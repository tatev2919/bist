==> flow/design.v <==
module mem_FSM(
	rst,clk,start,fail,done,reset,preset, en,up_down,carry, read,write,data,is_equal
);
input wire rst,clk,start,is_equal,carry;
output reg fail,done,en,up_down,read,write,data,reset,preset;
parameter Idle = 3'b0;
parameter w0 = 3'd1;
parameter r0 = 3'd2;
parameter w1 = 3'd3;
parameter r1 = 3'd4;
reg [2:0] state;
always @(posedge clk or posedge rst ) begin  
	if( rst ) begin 
		state <= Idle;
		read <= 1'b0;
		write <= 1'b0;
		up_down <= 1'b1;
		data <= 1'b0;
		done <= 1'b0;
		en <= 1'b0;
		reset <= 1'b0;
		preset <= 1'b0;
	end
	else begin   
		case (state) 
			Idle: 
				if(start == 1'b1) begin 
					en <= 1'b0;
					state <= w0;
				end
				else begin 
					read <= 1'b0;
					write <= 1'b0;
					up_down <= 1'b1;
					data <= 1'b0;
					done <= 1'b1;
					en <= 1'b0;
					reset <= 1'b0;
					preset <= 1'b0;
				end
			w0:
				if(carry) begin 
					en <= 1'b0;
					state <= r0;
					preset <= carry;
				end
				else begin 
					read  <= 1'b0;
					write <= 1'b1;
					up_down <= 1'b1;
					data <= 1'b0;
					reset <= 1'b0;
					preset <= 1'b0;
					done <= 1'b0;
					en <= 1'b1;
				end
			r0:
				if(carry) begin
					en <= 1'b0;
					state <= w1;
					reset <= carry;
				end
				else begin 
					read <= 1'b1;
					write <= 1'b0;
					up_down <= 1'b0;
					data <= 1'b0;
					done <= 1'b0;
					reset <= 1'b0;
					preset <= 1'b0;
					en <= 1'b1;
				end
			w1: 
				if(carry) begin 
					en <= 1'b0;
					state <= r1;
					reset <= carry;
				end
				else begin 
					read <= 1'b0;
					up_down <= 1'b1;
					write <= 1'b1;
					data <= 1'b1;
					done <= 1'b0;
					reset <= 1'b0;
					preset <= 1'b0;
					en <= 1'b1;
				end
			r1:
				if(carry) begin
					en <= 1'b0;
					state <= Idle;
				end
				else begin 
					read <= 1'b1;
					write <= 1'b0;
					data <= 1'b1;
					up_down <= 1'b1;
					reset <= 1'b0;
					preset <= 1'b0;
					done <= 1'b0;
					en <= 1'b1;
				end
			default: begin 
				state <= Idle;
				read <= 1'b0;
				write <= 1'b0;
				up_down <= 1'b1;
				data <= 1'b0;
				done <= 1'b0;
				en <= 1'b0;
				reset <= 1'b0;
				preset <= 1'b0;
			end
		endcase
	end
end
always @(posedge clk or posedge rst)  
	if(rst)  
		fail <= 1'b0;
	else if(!is_equal) 
		if(state == r0 || state == r1)
                	fail <= 1'b1;
	else 
		fail <= 1'b0;
endmodule
module address_generator
#(parameter ad_w = 8'd4)	
(
	input clk,
	input reset,
	input preset,
	input en,
	input up_down,
	output carry,
	output reg  [ad_w-1:0] address
);
assign carry = (up_down&&en)?(address==((1<<ad_w)-1))&&((!reset)&&(!preset)):(address==0)&&en&&(!reset)&&(!preset);
always @(posedge clk) begin 
	if(reset) begin 
		address <= {ad_w{1'b0}};	
	end
	else if(preset) begin 
		address <= {ad_w{1'b1}}; 
	end 
	else if(en) begin 
		if(up_down) begin 
			address <= address + {{ad_w-2{1'b0}},1'b1};
		end
		else begin 
			address <= address - {{ad_w-2{1'b0}},1'b1};
		end
	end
	else begin 
		address <= {ad_w-1{1'b0}};
	end
end
endmodule
module data_generator #
	(parameter N = 8)
	(data,data_inout,wr,data_gen);
input wire data,wr;
output [N-1:0] data_gen;
inout [N-1:0] data_inout;
assign data_inout = wr ?{N{data}}:{N{1'bZ}};
assign data_gen = data_inout; 
endmodule
module comparator
#(parameter N = 8)
(	
	input [N-1:0] data_gen,
	input [N-1:0] data_mem,
	output reg is_equal
);
always @(*) begin 
	if(data_gen === data_mem)  begin 
		is_equal = 1'b1;
	end
	else begin 
		is_equal = 1'b0;
	end
end
endmodule
module Mem_ex
 #(parameter d_width=8,
   parameter a_height=10 )
  (clk, din_out,wr,read,addr);
input  wire clk,wr,read;
input  wire [a_height-1:0] addr;
inout  wire [d_width-1:0] din_out;
localparam depth = (1 << a_height);
reg [d_width-1:0] mem [depth-1:0];
assign din_out = read ? mem[addr]:{d_width{1'bZ}}; 
always @(posedge clk) 
	if (wr)  
		mem [addr] <= din_out;
endmodule
module top #(
	parameter data_width = 4'd4,
	parameter ad_width = 4'd4)
       	(clk,rst,start,fail,done);
input wire clk,rst,start;
output wire fail,done;
wire reset,preset,up_down,read,write,data,is_equal,carry;
wire [data_width-1:0] data_gen;
wire [ad_width-1:0] address;
wire [data_width-1:0] data_inout;
mem_FSM mf(
	.rst(rst),
	.clk(clk),
	.start(start),
	.fail(fail),
	.done(done),
	.reset(reset),
	.preset(preset),
        .en(en),
	.up_down(up_down),
	.carry(carry),
	.read(read),
	.write(write),
	.data(data),
	.is_equal(is_equal)
);
comparator
#(.N(data_width)) comp (.data_gen(data_gen),.data_mem(data_inout),.is_equal(is_equal));
data_generator
#(.N(data_width)) data_gen1 (.data(data),.data_gen(data_gen),.wr(write),.data_inout(data_inout));
address_generator
#(.ad_w(ad_width)) address_gen(.clk(clk),.reset(reset),.preset(preset),.en(en),.up_down(up_down),.carry(carry),.address(address));
Mem_ex #
(.d_width(data_width),.a_height(ad_width)) memory1
(.clk(clk),.din_out(data_inout),.wr(write),.read(read),.addr(address));
endmodule
* Tool chain data of top
Tool output for the design above, in the order of the flow. Lines are those of the file above, counted from 1. Cell names lack the library's common part. Not given: -
Design: top top, clock clk, cell library sky130hd, corner tt_025C_1v80

* Elaborated design
Source: Yosys, flattened and elaborated, memories not mapped. Widths are those after wreduce. Registers that Yosys merges into a memory's read port (data or address) are not register bits. Print and check cells do not count. Equal cells are merged and count once.
Storage and ports: register bits 12, word-level cells 66, output and inout port bits 2, input port bits 3
Operators by class: mux-type cells 21, add/subtract/negate cells 2, equality and inequality tests 16, reductions and logical operators 20
Operators with widths (number):
- 3-bit parallel mux with 5-bit select | 1
- 3-bit two-way mux | 5
- 2-bit inequality test (second input constant) | 7
- 4-bit two-way mux | 3
- 1-bit parallel mux with 3-bit select | 3
- 2-bit by 1-bit inequality test with 1-bit output (second input constant) | 4
- 1-bit two-way mux | 8
- 1-bit logical AND | 6
- 2-bit AND reduction | 3
- 3-bit by 2-bit equality test with 1-bit output (second input constant) | 2
- 3-bit OR reduction | 2
- 5-bit AND reduction | 1
- 2-bit OR reduction | 2
- 4-bit by 1-bit adder with 4-bit output (second input constant) | 1
- 4-bit by 1-bit subtractor with 4-bit output (second input constant) | 1
- 4-bit equality test (second input constant) | 1
- 4-bit logical NOT | 1
- 4-bit OR reduction | 1
- 3-bit by 1-bit equality test with 1-bit output (second input constant) | 1
- 3-bit equality test (second input constant) | 1
- 3-bit logical NOT | 1
- 3-bit AND reduction | 1
- 1-bit logical NOT | 2
- 1-bit parallel mux with 2-bit select | 1

* Logic depth
Yosys ltp: most cells in a row. Word level: on the elaborated netlist, between registers, memories and ports. Mapped: between sequential cells and ports; inverters and the memories' decode and read muxes count.
Depth: word-level depth 7, ABC_AREA 1, depth in mapped cells 10, gate-level depth less buffers 10

* Mapped cells and area
The flow's flattened synthesis, as Yosys stat reports it; memories are mapped. The netlist is that of the ABC_AREA named above (0 if unset); the other value can give another one. The area totals of this step are shown rounded.
Mapped netlist: sequential part of the area 333 um^2, cell count 107, buffer cells 1, flip-flops 14, mapped area 808 um^2
Cells by type:
- dfrtp_1 | number 8, area in all 200.192 um^2
- nand2_1 | number 29, area in all 108.854 um^2
- dfxtp_1 | number 4, area in all 80.077 um^2
- dfstp_2 | number 2, area in all 52.55 um^2
- nor2_1 | number 14, area in all 52.55 um^2
- inv_1 | number 12, area in all 45.043 um^2
- ha_1 | number 2, area in all 25.024 um^2
- nand4_1 | number 4, area in all 25.024 um^2
- a21oi_1 | number 4, area in all 20.019 um^2
- fa_1 | number 1, area in all 20.019 um^2
- nand3_1 | number 4, area in all 20.019 um^2
- o21ai_0 | number 4, area in all 20.019 um^2
- xnor2_1 | number 2, area in all 17.517 um^2
- o21ai_4 | number 1, area in all 16.266 um^2
- nor3_1 | number 3, area in all 15.014 um^2
- nand2_2 | number 2, area in all 12.512 um^2
- nor2_2 | number 2, area in all 12.512 um^2
- nand2_4 | number 1, area in all 11.261 um^2
Not listed: further types 8, cells in them 8.

* Path before layout
Path of least setup slack by OpenSTA after synthesis, without wires, with an ideal clock, recovery checks aside; 20% of the period is set as input and as output delay. Where synthesis merged equal registers, the netlist keeps one of their names.
Timing after synthesis: path type register -> register, from reg mf.up_down, to reg address_gen.address[3], setup slack 0.341 ns, data arrival time 1.399 ns, driving pins on the path 8, clock period 1.81 ns, path delay 1.469 ns, buffers on the path 0, launch time at the first pin 0.000 ns, library setup time 0.070 ns, required time 1.740 ns, period reached after synthesis 1.469 ns
"path delay" = arrival - input delay + setup time. "driving pins on the path" counts driving pins, that of a launching flip-flop among them; a cell with two outputs on the path counts twice. "period reached after synthesis" is the clock period less the worst setup slack; recovery checks do not enter. This is arithmetic on one report: input and output delays are still those of the set period (20% each). The rows between start and end are the longest chain of elaborated cells between them; the timing report does not say that the signal goes this way. Where chains are equally long, one stands for them. A line is the first line of the expression or statement that the cell stems from. Yosys adds cells for indexed reads and writes and turns some case tables into memories. At most two assigning lines are given for a register; there are more.
Between the ends, after synthesis: cells stage by stage dfstp_2 -> inv_1 -> ha_1 -> a21oi_1 -> nand2_1 -> a21oi_1 -> o21ai_0 -> a21oi_1, cells in the longest elaborated chain 3, elaborated cells between the ends (all ways) 3, source lines of those cells 3, classes of those cells mux: 3
Ends and longest elaborated chain, after synthesis:
- start, declared | line 5 | output reg fail,done,en,up_down,read,write,data,reset,preset;
- start, assigned | line 17 | up_down <= 1'b1;
- start, assigned | line 34 | up_down <= 1'b1;
- 4-bit two-way mux | line 147 | if(up_down) begin
- 4-bit two-way mux | line 146 | else if(en) begin
- 4-bit two-way mux | line 143 | else if(preset) begin
- end, assigned | line 148 | address <= address + {{ad_w-2{1'b0}},1'b1};
- end, assigned | line 151 | address <= address - {{ad_w-2{1'b0}},1'b1};
- end, declared | line 136 | output reg [ad_w-1:0] address

* Worst path after layout
Path of least setup slack in the final report of run 1 (OpenROAD, finished layout, wires in). Where an end is a register, its clock arrival counts in the times.
Timing after layout: path type register -> output, from reg mf.done, to out done, output delay 0.58 ns, required time 2.31 ns, clock period 2.89 ns, setup slack 1.15 ns, data arrival time 1.16 ns, launch time at the first pin 0.28 ns, buffers on the path 1, driving pins on the path 2
At most two assigning lines are given for a register; there are more.
Between the ends, after layout: cells stage by stage dfrtp_1 -> clkdlybuf4s50_1, cells in the longest elaborated chain 0, elaborated cells between the ends (all ways) 0, source lines of those cells 0
Ends and longest elaborated chain, after layout:
- start, declared | line 5 | output reg fail,done,en,up_down,read,write,data,reset,preset;
- start, assigned | line 19 | done <= 1'b0;
- start, assigned | line 36 | done <= 1'b1;
- end, declared | line 203 | output wire fail,done;

Data sheet: physical implementation of top

Measured data: module top, platform sky130hd, 2 stored runs of the flow under differing settings, order arbitrary. Input and output delays are each 20% of the period that was set; the output load is 0.01 pF.
"period reached" means the clock period less the worst setup slack. The figure is calculated, with input and output delays left at 20% of the set period.
"time of the worst setup path": the worst setup path's part of the clock period (all of it between registers, 20% less for each end at a port) less its slack. A launch clock that arrives late makes it longer, a capture clock that arrives late makes it shorter.
"total design power": no workload was simulated; the value follows from the tool's default switching activity.
Values from the reports are rounded here.

* Run 1 | settings: period_ns 2.89; CORE_UTILIZATION 59; SETUP_SLACK_MARGIN 0.39; PLACE_DENSITY_LB_ADDON 0.15; ABC_AREA 1; GPL_TIMING_DRIVEN 1; CTS_CLUSTER_SIZE 89; CTS_CLUSTER_DIAMETER 214; CAP_MARGIN 10; SLEW_MARGIN 35; MIN_ROUTING_LAYER met1; MAX_ROUTING_LAYER met5; CORE_MARGIN 2 | results: total design power 0.883 mW; smallest setup slack 1.15 ns; area of the die 1680 um^2; synthesized cell area 808 um^2; final setup TNS 0.000 ns; post-route worst hold slack 0.482 ns; time of the worst setup path 1.16 ns; worst setup path kind register -> output; area of the standard cells in the finished layout 886 um^2; period reached 1.738 ns
* Run 2 | settings: period_ns 3.35; CORE_UTILIZATION 65; SETUP_SLACK_MARGIN 0.61; PLACE_DENSITY 0.53; CORE_ASPECT_RATIO 0.97; CELL_PAD_IN_SITES_GLOBAL_PLACEMENT 2; ABC_AREA 1; GPL_TIMING_DRIVEN 1; GPL_ROUTABILITY_DRIVEN 0; SLEW_MARGIN 10; MAX_ROUTING_LAYER met5; CAP_MARGIN 20; CORE_MARGIN 2 | unfinished; error GPL-0301 in placement
